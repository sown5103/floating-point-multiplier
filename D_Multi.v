==> flow/design.v <==
module Add_24bit(In1, In2, Out, Over);
input [23:0]In1, In2;
output [23:0]Out;
output Over;
wire [24:0] OutT;
assign OutT = In1 + In2;
assign Over = OutT[24];
assign Out = OutT[23:0];
endmodule
module Concatenation_49bit( In1, In2, InOv, Out);
input [23:0] In1;
input [23:0] In2;
input InOv;
output [48: 0] Out;
assign Out = {InOv, In1, In2};
endmodule
module D_Multi #(parameter N = 48, Co = 6, M = 24)(CLK, Multiplier, Multiplicand, InitEn, WE, RE ,Reset, DoneO, DoneC, Out_M);
input CLK, InitEn, WE, RE, Reset, DoneO;
input [M-1:0]Multiplier, Multiplicand;
output DoneC;
wire [N-1:0] A, B,C,G;
wire [N:0] E, F, C1;
wire [M:0] D;
wire  DoneC;
output [N-1:0]Out_M;
Sign_extend_M #(.N(N), .M(M)) S2 (.In(Multiplier), .Out(A));
Mux2 #(.N(N)) M2(.In1(A), .In0(G), .S(InitEn), .Out(B));
UpCounter #(.N(5)) UC (.CLK(CLK), .Reset(Reset), .EnC(InitEn), .DoneC(DoneC));
Register_8bit #(.N(N)) Reg1(.In(B), .Reset(Reset), .CLK(CLK), .Out(C), .WE(WE), .RE(RE));
Add_24bit Add(.In1(C[47:24]), .In2(Multiplicand), .Out(D[23:0]), .Over(D[24]));
Concatenation_49bit Conc( .In1(D[23:0]), .In2(C[23:0]), .InOv(D[24]), .Out(E));
Sign_extend_R SER (.In(C), .Out(C1));
Mux2to1_48bit M48(.In1(E), .In0(C1), .Out(F), .S(C[0]));
Shift_right_1b SR(.In(F), .Out(G));
TriState #(.N(N)) Tri2 (.Out(Out_M), .En(DoneO), .In(C));
endmodule
module Mux2 #(parameter N=48)(In1, In0, S, Out);
input [N-1:0] In1, In0;
input S;
output [N-1:0] Out;
assign Out = S ? In1: In0;
endmodule
module Mux2to1_48bit(In1, In0, Out, S);
input [48:0] In1;
input [47:0] In0;
input S;
output [48:0] Out;
assign Out = S? In1:In0;
endmodule
module Register_8bit #(parameter N = 8)(In, Reset, CLK, Out, WE, RE);
output reg [N-1:0] Out;
input [N-1:0] In;
input Reset, CLK, WE, RE;
reg [N-1:0] Int;
always @(posedge CLK) 	
		if (Reset)
		begin
			Out = 8'bZ;
			Int = 48'bz;
		end
		else begin
			if(WE)
				Int = In;
			if(RE)
				Out = Int;
			else begin 
			Out = 8'bz; 
			Int = Int; end
		end	
endmodule 
module Shift_right_1b(In, Out);
input [48:0]In;
output [47:0]Out;
assign Out = In>>1;
endmodule
module Sign_extend_M #(parameter N = 48, M = 24)(In, Out);
input [M-1:0]In;
output [N-1:0]Out;
assign Out = In + 48'b0;
endmodule
module Sign_extend_R (In, Out);
input [47:0] In;
output [48:0] Out;
assign Out = In;
endmodule
module TriState #(parameter N = 48)(Out, En, In);
input [N-1:0]In;
input En;
output [N-1:0]Out;
assign 
	Out = En ? In : 48'bz;
endmodule
module UpCounter #(parameter N = 5)(CLK, Reset, EnC, DoneC);
input CLK, Reset, EnC;
output reg DoneC;
reg [N-1:0]Count;
always @(posedge CLK or posedge Reset)
	begin
		if(Reset)
			begin
				Count = 5'd0;
				DoneC = 1'b0;
			end
		else if(EnC ==0 )
			begin
				Count = Count + 5'd1;
				if(Count == 5'd24)
					DoneC = 1'b1;
				else DoneC = 1'b0;
			end
		else begin
			Count = 5'd1;
			DoneC = 1'b0; end
	end	
endmodule
From RTL to reports: D_Multi. What the tools print for D_Multi, step after step. Lines are those of the file above, counted from 1. Operators: Yosys type, input widths -> output width; for muxes data width and select width s. Cell names lack the library's common part. The mark - stands for no value.

Top module: D_Multi. Clock input: CLK. Standard-cell library: sky130hd. Timing corner: tt_025C_1v80.

After elaboration. Yosys after proc, flatten, opt, wreduce and memory -nomap, before mapping. Memory bits, and registers merged into a memory's read port (data or address), are not among the register bits. Print and check cells are not counted. Equal cells are merged and count once.

The figure for register bits after elaboration is 102. The figure for latch bits is 0. Memories: 0. The figure for memory bits (writable) is 0. For word width x clocked read ports the number is 0. For output and inout bits the number is 49. The entry for elaborated cells reads 18. The entry for input port bits reads 54. Under ROM bits stands 0.

Shifts and indexed selects: 0. Under magnitude comparators stands 0. $add $sub $neg: 2. For equality and inequality tests the number is 1. Under div/mod/pow operators stands 0. The entry for multiply operators reads 0. The figure for bitwise logic cells is 0. For reductions and logical operators the number is 0. Muxes and demuxes: 10.

Operator list (count): $mux 48 (5); $mux 49 (1); $add 24x24->25 (1); $mux 8 (1); $add 5x1->5 const B (1); $eq 5x5->1 const B (1); $mux 5 (1); $mux 1 (2).

Longest topological paths. Yosys ltp: most cells in a row. Word level: on the elaborated netlist, between registers, memories and ports. Mapped: between sequential cells and ports; inverters and the memories' decode and read muxes count.

The figure for depth after elaboration is 6. ABC_AREA: 0. The entry for mapped depth reads 9. Under mapped depth without buffers stands 9.

Synthesis result. The flow's flattened synthesis, as Yosys stat reports it; memories are mapped. The netlist is that of the ABC_AREA named above (0 if unset); the other value can give another one.

Cells by type (count): dfxtp_1 (80); ha_1 (26); edfxtp_1 (8); mux2i_1 (24); a21oi_1 (46); and2_1 (30); dfrtp_1 (6); nor2_1 (35); mux2_2 (10); nand2_1 (29); a21o_1 (14); o21ai_0 (20); clkbuf_1 (23); xnor2_1 (9); nand3_1 (15); a22oi_1 (8); buf_4 (8); and3_1 (9).

Not listed: further types 37, cells in them 107.

The entry for cell area after synthesis reads 4730.8 sq um. For mapped flip-flops the number is 94. Buffer cells: 35. Cell count: 507.

The figures by module come from a second, unflattened synthesis with its own total; it is not the netlist above.

The figure for cells (unflattened synthesis) is 744. The figure for area (unflattened synthesis) is 7692.4 sq um.

Each row is one instance without its submodules.

By module: Register_8bit (N=48) (area 2912.8 sq um, cells 185, times used 1); Add_24bit (area 1386.3 sq um, cells 183, times used 1); Mux2 (N=48) (area 659.4 sq um, cells 53, times used 1); Mux2to1_48bit (area 625.6 sq um, cells 54, times used 1); Sign_extend_R (area 371.6 sq um, cells 50, times used 1); Concatenation_49bit (area 367.9 sq um, cells 49, times used 1); Sign_extend_M (area 364.1 sq um, cells 49, times used 1); TriState (N=48) (area 360.3 sq um, cells 48, times used 1); Shift_right_1b (area 360.3 sq um, cells 48, times used 1); UpCounter (N=5) (area 284.0 sq um, cells 25, times used 1); D_Multi (area 0.0 sq um, cells 0, times used 1).

Path before layout. OpenSTA on the mapped netlist: ideal clock, no wires. The path of least setup slack (recovery checks aside). Input and output delay are each 20% of the period. Register names are those of the netlist, which keeps one name where synthesis merged equal registers.

Kind: in2reg. From: input port Multiplicand[0]. To: register Reg1.Out[43]. The entry for period reads 2890 ps. The entry for time at the first pin reads 578 ps. Setup slack: 105 ps. Under arrival time stands 2710 ps. The figure for path delay is 2207 ps. For path buffers the number is 0. Under driving pins on the path stands 9. The figure for period reached after synthesis is 2785 ps.

"path delay" is the arrival time less input delay plus setup time. "driving pins on the path" counts driving pins, that of a launching flip-flop among them; a cell with two outputs on the path counts twice. "period reached after synthesis" = period - worst setup slack (recovery checks aside). The figure is calculated, with input and output delays left at 20% of the set period. Between the ends stands the longest chain of elaborated cells between them, by number of cells; it is not shown to be the way that was timed. Of several equally long chains one is given. Each line given opens the expression or statement behind the cell; cells for indexed reads and writes are added by Yosys, which also makes memories of some case tables. A register here has more assigning lines than the two given.

Cell sequence: ha_1 > fa_1 > a21o_1 > a221oi_2 > o211ai_1 > a22o_1 > a31o_1 > mux2_4 > a31oi_1. The entry for cells in the longest elaborated chain reads 5.

RTL lines, path after synthesis: start: declaration (line 19) `input [M-1:0]Multiplier, Multiplicand;`; $add 24x24->25 (line 6) `assign OutT = In1 + In2;`; $mux 49 (line 48) `assign Out = S? In1:In0;`; $mux 48 (line 41) `assign Out = S ? In1: In0;`; $mux 48 (line 62) `if(WE)`; $mux 48 (line 64) `if(RE)`; end: assignment (line 65) `Out = Int;`; end: assignment (line 67) `Out = 8'bz;`; end: declaration (line 51) `output reg [N-1:0] Out;`.

Path in the finished layout. Path of least setup slack in the final report of job 1 (OpenROAD, finished layout, wires in). Where an end is a register, its clock arrival counts in the times. The report prints the path's times to 10 ps; the period is as set.

Kind: in2reg. From: input port Multiplicand[0]. To: register Reg1.Out[37]. The entry for period reads 4910 ps. The entry for time at the first pin reads 980 ps. For path buffers the number is 1. Under driving pins on the path stands 10. Under arrival time stands 3960 ps. Setup slack: 1220 ps.

Between the ends stands the longest chain of elaborated cells between them, by number of cells; it is not shown to be the way that was timed. Of several equally long chains one is given. A register here has more assigning lines than the two given.

Cell sequence: clkdlybuf4s50_1 > ha_1 > fa_1 > a21o_1 > a221oi_2 > o211ai_1 > a21boi_1 > o21a_1 > mux2_1 > a31oi_1. The entry for cells in the longest elaborated chain reads 5.

RTL lines, path post-layout: start: declaration (line 19) `input [M-1:0]Multiplier, Multiplicand;`; $add 24x24->25 (line 6) `assign OutT = In1 + In2;`; $mux 49 (line 48) `assign Out = S? In1:In0;`; $mux 48 (line 41) `assign Out = S ? In1: In0;`; $mux 48 (line 62) `if(WE)`; $mux 48 (line 64) `if(RE)`; end: assignment (line 65) `Out = Int;`; end: assignment (line 67) `Out = 8'bz;`; end: declaration (line 51) `output reg [N-1:0] Out;`.

Add stored flow runs of D_Multi

Top module D_Multi; platform sky130hd; tools Yosys and OpenROAD; 2 stored runs in no particular order. Input and output delays are each 20% of the period that was set; the output load is 0.01 pF. "period reached" is the run's clock period less its worst setup slack. It is reckoned from that one timing run; input and output delays stay at 20% of the period that was set. "time of the worst setup path": the worst setup path's part of the clock period (all of it between registers, 20% less for each end at a port) less its slack. A launch clock that arrives late makes it longer, a capture clock that arrives late makes it shorter. "overall power" rests on the timing tool's default activity at the inputs, not on a simulated workload. "time of the worst setup path" is known to 10 ps.

Files of job 1:
==> flow/run.sh <==
#!/bin/bash
# the make line also repeats the synthesis and layout settings of config.mk as NAME=value (left out here)
make -C /OpenROAD-flow-scripts/flow DESIGN_CONFIG=/design/flow/config.mk WORK_HOME=/design/flow/orfs CLKGATE_MAP_FILE= finish
==> flow/config.mk <==
export PLATFORM = sky130hd
export DESIGN_NAME = D_Multi
export DESIGN_NICKNAME = D_Multi
export VERILOG_FILES = /design/flow/design.v
export SDC_FILE = /design/flow/constraint.sdc
export NUM_CORES = 4
export LEC_CHECK = 0
export CAP_MARGIN = 20
export CORE_MARGIN = 2
export CORE_UTILIZATION = 40
export SLEW_MARGIN = 20
==> flow/constraint.sdc <==
create_clock -name core_clock -period 4.91 [get_ports {CLK}]
set_input_delay 0.9820 -clock core_clock [delete_from_list [all_inputs] [get_ports {CLK}]]
set_output_delay 0.9820 -clock core_clock [all_outputs]
set_load 0.01 [all_outputs]

Results of job 1. The measured synthesis area is 4,730.8 sq um. The die footprint stands at 12,712.6 sq um. The standard-cell area after routing stands at 6,128.4 sq um. The utilization after routing comes to 53.4 %. For the setup slack of the critical path the run shows 1,219 ps. The total negative slack stands at 0 ps. The worst-case hold slack reads 454 ps. The measured overall power is 1.876 mW. The period reached reads 3,691 ps. The time of the worst setup path reads 2,710 ps. Type of the worst setup path: in2reg.

Files of job 2:
==> flow/run.sh <==
#!/bin/bash
# the make line also repeats the synthesis and layout settings of config.mk as NAME=value (left out here)
make -C /OpenROAD-flow-scripts/flow DESIGN_CONFIG=/design/flow/config.mk WORK_HOME=/design/flow/orfs CLKGATE_MAP_FILE= finish
==> flow/config.mk <==
export PLATFORM = sky130hd
export DESIGN_NAME = D_Multi
export DESIGN_NICKNAME = D_Multi
export VERILOG_FILES = /design/flow/design.v
export SDC_FILE = /design/flow/constraint.sdc
export NUM_CORES = 4
export LEC_CHECK = 0
export CAP_MARGIN = 20
export CELL_PAD_IN_SITES_GLOBAL_PLACEMENT = 3
export CORE_MARGIN = 2
export CORE_UTILIZATION = 52
export CTS_CLUSTER_DIAMETER = 262
export PLACE_DENSITY_LB_ADDON = 0.14
export SLEW_MARGIN = 20
==> flow/constraint.sdc <==
create_clock -name core_clock -period 2.91 [get_ports {CLK}]
set_input_delay 0.5820 -clock core_clock [delete_from_list [all_inputs] [get_ports {CLK}]]
set_output_delay 0.5820 -clock core_clock [all_outputs]
set_load 0.01 [all_outputs]

Outcome of job 2: did not finish, placement stopped with FLW-0024.
